==> flow/design.v <==
`timescale 1ns / 1ps
module display_control(
    input clk,
    input [3:0] control,
    input [7:0] normal,
    input [127:0] hash_out,
    output reg [15:0] display_out
    );
    always @(posedge clk)
        begin
            if(control == 0)
            display_out = normal;
            else if(control > 8)
            display_out = 0;
            else
            begin
            if(control == 4'b0001)
            display_out = hash_out[15:0];
            else if(control == 4'b0010)
            display_out = hash_out[31:16];
            else if(control == 4'b0011)
            display_out = hash_out[47:32];
            else if(control == 4'b0100)
            display_out = hash_out[63:48];
            else if(control == 4'b0101)
            display_out = hash_out[79:64];
            else if(control == 4'b0110)
            display_out = hash_out[95:80];
            else if(control == 4'b0111)
            display_out = hash_out[111:96];
            else if(control == 4'b1000)
            display_out = hash_out[127:112];
            end
        end
endmodule
# Step by step through the tools: display_control
# What the tools print for display_control, step after step.
# Lines are those of the file above, counted from 1.
# Library cell names are shortened.
design:
  design: "display_control"
  clock_port: "clk"
  lib: "sky130hd"
  corner: "tt_025C_1v80"

# Word level
# Yosys after proc, flatten, opt, wreduce and memory -nomap, before mapping. Memory bits, and registers merged into a memory's read port (data or address), are not among the register bits. Print and check cells are not counted. Equal cells are merged and count once.
classes:
  cmp: 1
  n_mux: 10
  n_eq: 8
  reduce_and_logical: 2
ops:
  columns: ["cell", "n"]
  rows:
  - ["16-bit 2-to-1 mux", 9]
  - ["4-bit by 3-bit equality test with 1-bit output with constant B", 4]
  - ["10-bit nonzero test", 1]
  - ["4-bit by 2-bit equality test with 1-bit output with constant B", 2]
  - ["8-bit 2-to-1 mux", 1]
  - ["4-bit by 1-bit equality test with 1-bit output with constant B", 1]
  - ["4-bit greater-than comparator with constant B", 1]
  - ["4-bit equality test with constant B", 1]
  - ["4-bit zero test", 1]
word_totals:
  elab_cells: 23
  output_inout_bits: 16
  reg_bits: 16
  input_bits: 141

# Logic depth
# Yosys ltp: most cells in a row. Word level: on the elaborated netlist, between registers, memories and ports. Mapped: between sequential cells and ports; inverters and the memories' decode and read muxes count.
depth:
  depth_word: 11
  abc_area: 0
  depth_mapped: 7
  ltp_nobuf: 4

# Synthesis result
# The flow's flattened synthesis, as Yosys stat reports it; memories are mapped. The netlist is that of the ABC_AREA named above (0 if unset); the other value can give another one.
# The area totals of this step are shown rounded.
types:
  columns: ["type", "n"]
  rows:
  - ["edfxtp_1", 8]
  - ["a21oi_1", 40]
  - ["dfxtp_1", 8]
  - ["mux2i_1", 12]
  - ["o221ai_1", 13]
  - ["mux4_2", 5]
  - ["nand2_1", 30]
  - ["o21ai_0", 15]
  - ["a211oi_1", 9]
  - ["o211ai_1", 9]
  - ["buf_2", 13]
  - ["nor4bb_1", 6]
  - ["mux2_2", 5]
  - ["a211o_1", 5]
  - ["nand2b_1", 7]
  - ["o21ai_1", 8]
  - ["buf_4", 5]
  - ["inv_1", 10]
# Other cell types: 22; their cells: 53.
synth_totals:
  buf_cells: 26
  sequential_area_um2: 400.4
  mapped_area_um2: 2021
  cells: 261
  flip_flops: 16

# Worst setup path after synthesis
# OpenSTA on the mapped netlist: ideal clock, no wires. The path of least setup slack (recovery checks aside). Input and output delay are each 20% of the period. Register names are those of the netlist, which keeps one name where synthesis merged equal registers.
synth_timing:
  kind: "input -> register"
  from: "input control[0]"
  to: "register display_out[7]"
  t_arrival_ps: 1229
  setup_slack_ps: 92
  launch_ps: 316
  input_delay_ps: 316
  stages: 5
  required_time_ps: 1320
  clock_period_ps: 1580
  delay_ps: 1173
  synth_period_reached_ps: 1488
# "delay_ps" is the arrival time less input delay plus setup time.
# "stages": output pins that drive a net of the path, with the launching flip-flop's if there is one; two outputs of one cell count as two.
# "synth_period_reached_ps" = period - worst setup slack (recovery checks aside). The figure is calculated, with input and output delays left at 20% of the set period.
# Between the ends stands the longest chain of elaborated cells between them, by number of cells; it is not shown to be the way that was timed. Of several equally long chains one is given.
# A line is the first line of the expression or statement that the cell stems from. Yosys adds cells for indexed reads and writes and turns some case tables into memories.
# A register here has more assigning lines than the two given.
# The path ends at the data pin of a flip-flop with enable; ways to the enable are not counted.
synth_between:
  cell_sequence: "buf_6 -> buf_2 -> mux4_2 -> nand2_1 -> o21ai_1"
  elab_chain_cells: 11
  cone_cells: 20
  cone_lines: 10
synth_lines:
  columns: ["item", "line_no", "rtl"]
  rows:
  - ["start: declaration", 4, "input [3:0] control,"]
  - ["4-bit equality test", 31, "else if(control == 4'b1000)"]
  - ["16-bit 2-to-1 mux", 31, null]
  - ["16-bit 2-to-1 mux", 29, "else if(control == 4'b0111)"]
  - ["16-bit 2-to-1 mux", 27, "else if(control == 4'b0110)"]
  - ["16-bit 2-to-1 mux", 25, "else if(control == 4'b0101)"]
  - ["16-bit 2-to-1 mux", 23, "else if(control == 4'b0100)"]
  - ["16-bit 2-to-1 mux", 21, "else if(control == 4'b0011)"]
  - ["16-bit 2-to-1 mux", 19, "else if(control == 4'b0010)"]
  - ["16-bit 2-to-1 mux", 17, "if(control == 4'b0001)"]
  - ["16-bit 2-to-1 mux", 13, "else if(control > 8)"]
  - ["8-bit 2-to-1 mux", 11, "if(control == 0)"]
  - ["end: assignment", 12, "display_out = normal;"]
  - ["end: assignment", 18, "display_out = hash_out[15:0];"]
  - ["end: declaration", 7, "output reg [15:0] display_out"]

# Timing after layout
# From the final timing report of job 1: the path of least setup slack in the routed layout; clock arrival at registers is part of the times.
# The report prints the path's times to 10 ps; the period is as set.
layout_timing:
  kind: "input -> register"
  from: "input control[3]"
  to: "register display_out[5]"
  t_arrival_ps: 1630
  required_time_ps: 1640
  setup_slack_ps: 10
  clock_period_ps: 1640
  stages: 7
  input_delay_ps: 330
  launch_ps: 330
# Between the ends stands the longest chain of elaborated cells between them, by number of cells; it is not shown to be the way that was timed. Of several equally long chains one is given.
# A register here has more assigning lines than the two given.
# The path ends at the data pin of a flip-flop with enable; ways to the enable are not counted.
layout_between:
  cell_sequence: "dlygate4sd2_1 -> buf_4 -> buf_4 -> nor2_1 -> nand2_1 -> o21ai_0 -> o21ai_1"
  elab_chain_cells: 11
  cone_cells: 20
  cone_lines: 10
layout_lines:
  columns: ["item", "line_no", "rtl"]
  rows:
  - ["start: declaration", 4, "input [3:0] control,"]
  - ["4-bit equality test", 31, "else if(control == 4'b1000)"]
  - ["16-bit 2-to-1 mux", 31, null]
  - ["16-bit 2-to-1 mux", 29, "else if(control == 4'b0111)"]
  - ["16-bit 2-to-1 mux", 27, "else if(control == 4'b0110)"]
  - ["16-bit 2-to-1 mux", 25, "else if(control == 4'b0101)"]
  - ["16-bit 2-to-1 mux", 23, "else if(control == 4'b0100)"]
  - ["16-bit 2-to-1 mux", 21, "else if(control == 4'b0011)"]
  - ["16-bit 2-to-1 mux", 19, "else if(control == 4'b0010)"]
  - ["16-bit 2-to-1 mux", 17, "if(control == 4'b0001)"]
  - ["16-bit 2-to-1 mux", 13, "else if(control > 8)"]
  - ["8-bit 2-to-1 mux", 11, "if(control == 0)"]
  - ["end: assignment", 12, "display_out = normal;"]
  - ["end: assignment", 18, "display_out = hash_out[15:0];"]
  - ["end: declaration", 7, "output reg [15:0] display_out"]

# Settings and measured results of 2 stored flow runs for module display_control (sky130hd), not sorted in any way. The constraints put input and output delay at 20% of the set period each and load the outputs with 0.01 pF.
# "period_less_ws_ps" is the run's clock period less its worst setup slack. It is reckoned from that one timing run; input and output delays stay at 20% of the period that was set.
# "worst_path_time_ps" means the part of the period allowed to the worst setup path (the constraints hold back 20% at inputs and 20% at outputs) less its slack; where the path has registers, the arrival times of their clocks count too.
# "final_power_mw" is the tool's figure for a default switching activity; nothing was simulated.
# "worst_path_time_ps" is known to 10 ps.
# Values from the reports are rounded here.
runs:
  - name: "job 1"
    settings:
      period_ns: 1.64
      CORE_UTILIZATION: 42
      CAP_MARGIN: 20
      CORE_MARGIN: 2
      SLEW_MARGIN: 20
    results:
      post_synth_area_um2: 2021
      final_die_area_um2: 5382
      final_cell_area_um2: 3945
      layout_utilization_frac: 0.841
      worstSetupSlack_ps: 8
      tns_ps: 0
      hold_worst_slack_ps: 748
      final_power_mw: 1.768
      period_less_ws_ps: 1632
      worst_path_time_ps: 1300
      critical_path_type: "input -> register"
  - name: "job 2"
    settings:
      period_ns: 0.963
      CORE_UTILIZATION: 39
      SETUP_SLACK_MARGIN: 0.25
      PLACE_DENSITY_LB_ADDON: 0.17
      CORE_ASPECT_RATIO: 0.63
      TNS_END_PERCENT: 100
      CTS_CLUSTER_SIZE: 94
      CAP_MARGIN: 35
      MIN_ROUTING_LAYER: "met2"
      MAX_ROUTING_LAYER: "met5"
      CORE_MARGIN: 2
      SLEW_MARGIN: 20
    outcome: "no results, routing failed with GRT-0232"
