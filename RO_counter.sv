==> flow/design.v <==
`timescale 1ns / 1ps
module RO_counter(
    input mux_in,
    input en,
    input clr,
    output reg done,
    output logic [31:0] cnt = 0        
    );
    always_ff @(posedge mux_in)
    begin
        if (clr == 1'b1) 
        begin
            cnt = 0;   
        end
        else if(en == 1'b1)
        begin
            cnt += 1;
            done = 0;
        end
        else if(en == 1'b0)
        begin
            done = 1;
        end
    end
endmodule
# Step by step through the tools: RO_counter
# What the tools print for RO_counter, step after step.
# Lines are those of the file above, counted from 1.
# Operators carry their Yosys type and port widths (W data, S select, Z words).
# Library cell names are shortened.
# Not given: -
# setup
top,RO_counter
clk_port,mux_in
library,sky130hd
corner,tt_025C_1v80

# Word-level counts
# Source: Yosys, flattened and elaborated, memories not mapped. Widths are those after wreduce; folded enables and synchronous resets count as part of the registers. Registers that Yosys merges into a memory's read port (data or address) are not register bits. Print and check cells do not count. Equal cells are merged and count once.
# word_totals
out_inout_bits,33
mem_bits_ro,0
regBits,33
wordCells,4
clocked_rd_ports_x_width,0
n_memories,0
latchBits,0
ram_bits,0
# op_classes
multipliers,0
muxes,1
compare,0
shift,0
n_eq,0
div_mod_pow,0
n_addsub,1
reduce_and_logical,0
logic,0
# ops
op,n
$add A32 B1 Y32 const B,1
$mux W1,1

# Longest topological paths
# Longest topological path by Yosys (ltp), each cell counted once; first at word level (registers and memories cut), then after technology mapping (sequential cells cut; the memories' decode and read muxes count).
# logic_depth
depth_word,1
ABC_AREA,0
ltp_mapped,7
mapped_depth_nobuf,5

# After synthesis
# The flow's flattened synthesis, as Yosys stat reports it; memories are mapped. The netlist is that of the ABC_AREA named above (0 if unset); the other value can give another one.
# synth_totals
sequential_area_um2,670.6
flip_flops,33
mapped_area_um2,1606.5
cells,184
# types
type,n,area_total_um2
dfxtp_1,32,640.614
or4_1,13,97.594
a21oi_1,18,90.086
o31ai_1,12,90.086
xor2_1,8,70.067
nand4_1,10,62.56
nand2_1,13,48.797
nor2_1,13,48.797
nand3_1,9,45.043
and4_1,5,43.792
or3_1,6,37.536
and2_1,5,31.28
edfxtp_1,1,30.029
o21ai_0,6,30.029
xnor2_1,3,26.275
and3_1,4,25.024
buf_6,2,22.522
clkbuf_1,6,22.522
# Other cell types: 12; their cells: 18.

# Timing after synthesis
# Source: OpenSTA report_checks on the synthesized netlist (no wires, ideal clock, input and output delay 20% of the period each), path of least setup slack; recovery checks are left aside. Register names are those of the netlist, which keeps one name where synthesis merged equal registers.
# synth_timing
path_kind,reg-to-reg
start,register cnt[0]
end,register cnt[20]
path_buffers,1
delay_ps,1770
setup_time_ps,70
required_time_ps,1980
tclk_ps,2050
slack_ps,280
driving_pins,7
arrival_ps,1700
period_less_setup_slack_ps,1770
# "delay_ps" = arrival - input delay + setup time.
# "driving_pins": output pins that drive a net of the path, with the launching flip-flop's if there is one; two outputs of one cell count as two.
# "period_less_setup_slack_ps" = period - worst setup slack (recovery checks aside). The figure is calculated, with input and output delays left at 20% of the set period.
# The rows between start and end are the longest chain of elaborated cells between them; the timing report does not say that the signal goes this way. Where chains are equally long, one stands for them.
# Each line given opens the expression or statement behind the cell; cells for indexed reads and writes are added by Yosys, which also makes memories of some case tables.
# synth_between
cell_sequence,dfxtp_1 > ha_1 > and3_1 > buf_2 > nand4_2 > or4_1 > a21oi_1
elab_chain_cells,1
cone_cells,1
cone_classes,1 x add/sub
# synth_lines
element,line_no,text
start: declaration,7,output logic [31:0] cnt = 0
start: assignment,13,cnt = 0;
$add A32 B1 Y32,17,cnt += 1;
end: assignment,13,
end: declaration,7,

# Path in the finished layout
# From the final timing report of run 1: the path of least setup slack in the routed layout; clock arrival at registers is part of the times.
# The path's times are printed in steps of 10 ps; the period is the one set.
# layout_timing
path_kind,reg-to-reg
start,register cnt[3]
end,register cnt[20]
tclk_ps,2200
arrival_ps,1980
setup_time_ps,60
path_buffers,1
driving_pins,6
slack_ps,440
required_time_ps,2420
# The rows between start and end are the longest chain of elaborated cells between them; the timing report does not say that the signal goes this way. Where chains are equally long, one stands for them.
# layout_between
cell_sequence,dfxtp_1 > and4_2 > buf_4 > nand4_2 > or4_1 > a21oi_1
elab_chain_cells,1
cone_cells,1
cone_classes,1 x add/sub
# layout_lines
element,line_no,text
start: declaration,7,output logic [31:0] cnt = 0
start: assignment,13,cnt = 0;
$add A32 B1 Y32,17,cnt += 1;
end: assignment,13,
end: declaration,7,

# Measured results for RO_counter: 2 stored runs of the Yosys and OpenROAD flow on sky130hd. The settings differ; the order carries no meaning. The constraints put input and output delay at 20% of the set period each and load the outputs with 0.01 pF.
# "timing.achieved_period_ps": clock period set for the run, less the worst setup slack. It is reckoned from that one timing run; input and output delays stay at 20% of the period that was set.
# "worstPathTime_ps" means the part of the period allowed to the worst setup path (the constraints hold back 20% at inputs and 20% at outputs) less its slack; where the path has registers, the arrival times of their clocks count too.
# "total_power_uw" is the tool's figure for a default switching activity; nothing was simulated.
# "worstPathTime_ps" is given in steps of 10 ps.
# A setting shown as - is not set for that run.
# Results: - = not shown.
run name,period_ns,SETUP_SLACK_MARGIN,CAP_MARGIN,CORE_MARGIN,CORE_UTILIZATION,SLEW_MARGIN,PLACE_DENSITY_LB_ADDON,CORE_ASPECT_RATIO,CELL_PAD_IN_SITES_GLOBAL_PLACEMENT,CELL_PAD_IN_SITES_DETAIL_PLACEMENT,GPL_ROUTABILITY_DRIVEN,CTS_CLUSTER_DIAMETER,MIN_ROUTING_LAYER,finalCellArea_um2,yosys.chip_area_um2,worst_setup_slack_ps,design.die.area_um2,post_route_util_pct,total_negative_slack_ps,worstPathTime_ps,worst_setup_path_type,holdWs_ps,total_power_uw,timing.achieved_period_ps
run 1,2.2,0.33,20,2,40,20,-,-,-,-,-,-,-,2134.6,1606.5,437,4539.4,54.1,0,1760,reg-to-reg,488,1093,1763
run 2,3.23,-,40,2,54,20,0.27,1.49,2,2,0,203,met1,-,-,-,-,-,-,-,-,-,-,-
# Run 2: unfinished; error FLW-0024 in placement
